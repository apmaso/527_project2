==> flow/design.v <==
module four_bit_select_adder (
    input logic clk, reset_n,
    input logic [3:0] A, B, 
    input logic Cin,
    output logic [3:0] output_sum,
    output logic output_Cout
);
    logic [3:0] A_reg, B_reg;
    always_ff @(posedge clk or negedge reset_n) begin
        if (!reset_n) begin
            A_reg <= 4'b0;
            B_reg <= 4'b0;
        end else begin
            A_reg <= A;
            B_reg <= B;
        end
    end
    logic [1:0] sum0, sum1, sum2;
    logic Cout0, Cout1, Cout2;
    logic [3:0] sum;
    logic Cout;
    two_bit_adder lower_adder (
        .a(A_reg[1:0]),
        .b(B_reg[1:0]),
        .Cin(Cin),
        .sum(sum0),
        .Cout(Cout0)
    );
    two_bit_adder upper_adder_0 (
        .a(A_reg[3:2]),
        .b(B_reg[3:2]),
        .Cin(1'b0),
        .sum(sum1),
        .Cout(Cout1)
    );
    two_bit_adder upper_adder_1 (
        .a(A_reg[3:2]),
        .b(B_reg[3:2]),
        .Cin(1'b1),
        .sum(sum2),
        .Cout(Cout2)
    );
    always_comb begin
        if (Cout0 == 1'b0) begin
            sum[3:2] = sum1;
            Cout = Cout1;
        end else begin
            sum[3:2] = sum2;
            Cout = Cout2;
        end
        sum[1:0] = sum0;
    end
    logic [3:0] sum_reg;
    logic Cout_reg;
    always_ff @(posedge clk or negedge reset_n) begin
        if (!reset_n) begin
            sum_reg <= 4'b0;
            Cout_reg <= 1'b0;
        end else begin
            sum_reg <= sum;
            Cout_reg <= Cout;
        end
    end
    assign output_sum = sum_reg;
    assign output_Cout = Cout_reg;
endmodule
module two_bit_adder (
    input logic 	[1:0] 		a, b,  
    input logic 			Cin, 
    output logic 	[1:0] 		sum, 
    output logic 			Cout);
    logic carry;
    full_adder fa0 (
        .a(a[0]),
        .b(b[0]),
        .Cin(Cin),
        .sum(sum[0]),
        .Cout(carry)
    );
    full_adder fa1 (
        .a(a[1]),
        .b(b[1]),
        .Cin(carry),
        .sum(sum[1]),
        .Cout(Cout)
    );
endmodule
module full_adder (
    input logic 		a, b, Cin,
    output logic 		sum, Cout);
    assign sum= a ^ b ^ Cin;
    assign Cout = (a & b) | (a & Cin) | (b & Cin);
endmodule
Tool chain data of four_bit_select_adder

The steps from the RTL of four_bit_select_adder to its reports follow in flow order.
Lines are those of the file above, counted from 1.
Not given: n/a

Top module: four_bit_select_adder
Clock input: clk
Library: sky130hd
Timing corner: tt_025C_1v80

Elaborated design

Yosys after proc, flatten, opt, wreduce and memory -nomap, before mapping. Enables and synchronous resets that opt folds into registers are not counted as muxes. Memory bits, and registers merged into a memory's read port (data or address), are not among the register bits. Print and check cells are not counted. Equal cells are merged and count once.

Add/subtract/negate cells: 0
Multiply operators: 0
Div/mod/pow operators: 0
Magnitude comparators: 0
Equality and inequality tests: 0
Shifts and indexed selects: 0
Multiplexer cells: 2
Bitwise gates (word level): 31
Reductions and logical operators: 0

Operators by type and width:

| cell              | count |
| bitwise AND 1 bit | 12 |
| OR 1 bit          | 10 |
| XOR 1 bit         | 8 |
| 2-to-1 mux 2 bit  | 1 |
| inverter 1 bit    | 1 |
| 2-to-1 mux 1 bit  | 1 |

Register bits: 13
Bits in latches: 0
Bits in writable memories: 0
Memory bits (read-only): 0
Word width x clocked read ports: 0
Memories: 0
Input bits: 11
Output and inout port bits: 5
Word-level cells: 37

Depth

Depth = most cells in a row (Yosys ltp): at word level without a register or memory, in the mapped netlist without a sequential cell, where the memories' decode and read muxes count.

Depth after elaboration: 7
ABC_AREA: 0
Mapped depth: 6
Mapped depth without buffers: 6

Netlist

Source: synth_stat.txt of the flow (Yosys; design flattened, memories mapped). It holds for the ABC_AREA given above (unset counts as 0); a run with the other value may have another netlist.
Totals and module areas in this step are rounded.

Cells in the netlist: 31
Cell area after synthesis: 470 um2
Sequential area: 330 um2
Flip-flops: 13
Buffers: 0

Cell types:

| type                      | count | total area (um2) |
| sky130_fd_sc_hd__dfrtp_1  | 13    | 325.312 |
| sky130_fd_sc_hd__fa_1     | 2     | 40.038 |
| sky130_fd_sc_hd__ha_1     | 3     | 37.536 |
| sky130_fd_sc_hd__inv_1    | 8     | 30.029 |
| sky130_fd_sc_hd__mux2i_1  | 1     | 10.01 |
| sky130_fd_sc_hd__xnor2_1  | 1     | 8.758 |
| sky130_fd_sc_hd__xor2_1   | 1     | 8.758 |
| sky130_fd_sc_hd__o21bai_1 | 1     | 7.507 |
| sky130_fd_sc_hd__nor2_1   | 1     | 3.754 |

The figures by module come from a second, unflattened synthesis with its own total; it is not the netlist above.

Cell total of the unflattened synthesis: 24
Area (unflattened synthesis): 490 um2

Each row is one instance without its submodules.

By module:

| module                | times used | cells | area (um2) | seq. area (um2) |
| four_bit_select_adder | 1          | 18    | 370        | 330 |
| full_adder            | 6          | 1     | 20         | 0.0 |
| two_bit_adder         | 3          | 0     | 0.0        | 0.0 |

Timing after synthesis

Path of least setup slack by OpenSTA after synthesis, without wires, with an ideal clock, recovery checks aside; 20% of the period is set as input and as output delay. Where synthesis merged equal registers, the netlist keeps one of their names.

Path type: in2reg
Start point: in Cin
End point: reg Cout_reg
Period: 3140 ps
External input delay: 628 ps
Library setup time: 127 ps
Time at the first pin: 628 ps
Data arrival time: 1673 ps
Required time: 3013 ps
Slack: 1339 ps
Path delay: 1172 ps
Driving pins on the path: 6
Path buffers: 0
Synthesis period reached: 1801 ps

"path delay" is the arrival time less input delay plus setup time.
"driving pins on the path": output pins that drive a net of the path, with the launching flip-flop's if there is one; two outputs of one cell count as two.
"synthesis period reached" = period - worst setup slack (recovery checks aside). The figure is calculated, with input and output delays left at 20% of the set period.
The rows between start and end are the longest chain of elaborated cells between them; the timing report does not say that the signal goes this way. Where chains are equally long, one stands for them.
Each line given opens the expression or statement behind the cell; cells for indexed reads and writes are added by Yosys, which also makes memories of some case tables.

Path through: sky130_fd_sc_hd__inv_1 > sky130_fd_sc_hd__fa_1 > sky130_fd_sc_hd__inv_1 > sky130_fd_sc_hd__fa_1 > sky130_fd_sc_hd__mux2i_1 > sky130_fd_sc_hd__o21bai_1
Cells in the longest elaborated chain: 7
Elaborated cells between the ends (all ways): 9
Source lines of those cells: 2
Classes of those cells: mux (1); logic (8)

Ends and longest elaborated chain, after synthesis:

| item                  | RTL line | source |
| start: declaration    | 4        | `input logic Cin,` |
| bitwise AND 1 bit     | 92       | `assign Cout = (a & b) \| (a & Cin) \| (b & Cin);` |
| OR 1 bit (2 in a row) | 92       |  |
| bitwise AND 1 bit     | 92       |  |
| OR 1 bit (2 in a row) | 92       |  |
| 2-to-1 mux 1 bit      | 44       | `if (Cout0 == 1'b0) begin` |
| end: assignment       | 58       | `Cout_reg <= 1'b0;` |
| end: assignment       | 61       | `Cout_reg <= Cout;` |
| end: declaration      | 54       | `logic Cout_reg;` |

Worst path after layout

From the final timing report of job 1: the path of least setup slack in the routed layout; clock arrival at registers is part of the times.
The report prints the path's times to 10 ps; the period is as set.

Path type: in2reg
Start point: in Cin
End point: reg sum_reg[3]
Period: 1990 ps
External input delay: 400 ps
Library setup time: 70 ps
Time at the first pin: 400 ps
Data arrival time: 2020 ps
Required time: 2180 ps
Slack: 170 ps
Driving pins on the path: 7
Path buffers: 1

The rows between start and end are the longest chain of elaborated cells between them; the timing report does not say that the signal goes this way. Where chains are equally long, one stands for them.

Path through: sky130_fd_sc_hd__clkdlybuf4s50_1 > sky130_fd_sc_hd__inv_1 > sky130_fd_sc_hd__fa_1 > sky130_fd_sc_hd__inv_1 > sky130_fd_sc_hd__fa_1 > sky130_fd_sc_hd__mux2i_1 > sky130_fd_sc_hd__xnor2_1
Cells in the longest elaborated chain: 7
Elaborated cells between the ends (all ways): 9
Source lines of those cells: 2
Classes of those cells: mux (1); logic (8)

Ends and longest elaborated chain, after layout:

| item                  | RTL line | source |
| start: declaration    | 4        | `input logic Cin,` |
| bitwise AND 1 bit     | 92       | `assign Cout = (a & b) \| (a & Cin) \| (b & Cin);` |
| OR 1 bit (2 in a row) | 92       |  |
| bitwise AND 1 bit     | 92       |  |
| OR 1 bit (2 in a row) | 92       |  |
| 2-to-1 mux 2 bit      | 44       | `if (Cout0 == 1'b0) begin` |
| end: assignment       | 57       | `sum_reg <= 4'b0;` |
| end: assignment       | 60       | `sum_reg <= sum;` |
| end: declaration      | 53       | `logic [3:0] sum_reg;` |

# Flow runs of four_bit_select_adder

Settings and measured results of 2 stored flow runs for module four_bit_select_adder (sky130hd), not sorted in any way. The constraints put input and output delay at 20% of the set period each and load the outputs with 0.01 pF.
"period reached" is the run's clock period less its worst setup slack. It is reckoned from that one timing run; input and output delays stay at 20% of the period that was set.
"time used up by the worst setup path" means the part of the period allowed to the worst setup path (the constraints hold back 20% at inputs and 20% at outputs) less its slack; where the path has registers, the arrival times of their clocks count too.
"total power of the final layout" is the tool's figure for a default switching activity; nothing was simulated.
"time used up by the worst setup path" is known to 10 ps.
The results are shown rounded.

## Job 1

==> flow/run.sh <==
#!/bin/bash
# the make line also repeats the synthesis and layout settings of config.mk as NAME=value (left out here)
make -C /OpenROAD-flow-scripts/flow DESIGN_CONFIG=/design/flow/config.mk WORK_HOME=/design/flow/orfs CLKGATE_MAP_FILE= finish
==> flow/config.mk <==
export PLATFORM = sky130hd
export DESIGN_NAME = four_bit_select_adder
export DESIGN_NICKNAME = four_bit_select_adder
export VERILOG_FILES = /design/flow/design.v
export SDC_FILE = /design/flow/constraint.sdc
export NUM_CORES = 4
export LEC_CHECK = 0
export CAP_MARGIN = 15
export CELL_PAD_IN_SITES_DETAIL_PLACEMENT = 1
export CORE_MARGIN = 2
export CORE_UTILIZATION = 24
export GPL_TIMING_DRIVEN = 1
export MAX_ROUTING_LAYER = met4
export MIN_ROUTING_LAYER = met1
export PLACE_DENSITY_LB_ADDON = 0.25
export SLEW_MARGIN = 30
export TNS_END_PERCENT = 35
==> flow/constraint.sdc <==
create_clock -name core_clock -period 1.99 [get_ports {clk}]
set_input_delay 0.3980 -clock core_clock [delete_from_list [all_inputs] [get_ports {clk}]]
set_output_delay 0.3980 -clock core_clock [all_outputs]
set_load 0.01 [all_outputs]

| result of job 1 | value |
|---|---|
| netlist area reported by Yosys | 470 um2 |
| die area | 2300 um2 |
| standard-cell area after layout | 690 um2 |
| utilization in the final report | 36% |
| worst setup slack after layout | 170 ps |
| setup total negative slack | 0 ps |
| total power of the final layout | 0.00055 W |
| period reached | 1823 ps |
| time used up by the worst setup path | 1420 ps |
| type of the worst setup path | in2reg |

## Job 2

==> flow/run.sh <==
#!/bin/bash
# the make line also repeats the synthesis and layout settings of config.mk as NAME=value (left out here)
make -C /OpenROAD-flow-scripts/flow DESIGN_CONFIG=/design/flow/config.mk WORK_HOME=/design/flow/orfs CLKGATE_MAP_FILE= finish
==> flow/config.mk <==
export PLATFORM = sky130hd
export DESIGN_NAME = four_bit_select_adder
export DESIGN_NICKNAME = four_bit_select_adder
export VERILOG_FILES = /design/flow/design.v
export SDC_FILE = /design/flow/constraint.sdc
export NUM_CORES = 4
export LEC_CHECK = 0
export CAP_MARGIN = 20
export CORE_MARGIN = 2
export CORE_UTILIZATION = 15
export CTS_CLUSTER_DIAMETER = 117
export GPL_ROUTABILITY_DRIVEN = 1
export MIN_ROUTING_LAYER = met1
export PLACE_DENSITY_LB_ADDON = 0.25
export SLEW_MARGIN = 20
==> flow/constraint.sdc <==
create_clock -name core_clock -period 1.98 [get_ports {clk}]
set_input_delay 0.3960 -clock core_clock [delete_from_list [all_inputs] [get_ports {clk}]]
set_output_delay 0.3960 -clock core_clock [all_outputs]
set_load 0.01 [all_outputs]

| result of job 2 | value |
|---|---|
| netlist area reported by Yosys | 470 um2 |
| die area | 3600 um2 |
| standard-cell area after layout | 710 um2 |
| utilization in the final report | 23% |
| worst setup slack after layout | 150 ps |
| setup total negative slack | 0 ps |
| total power of the final layout | 0.00055 W |
| period reached | 1827 ps |
| time used up by the worst setup path | 1430 ps |
| type of the worst setup path | in2reg |
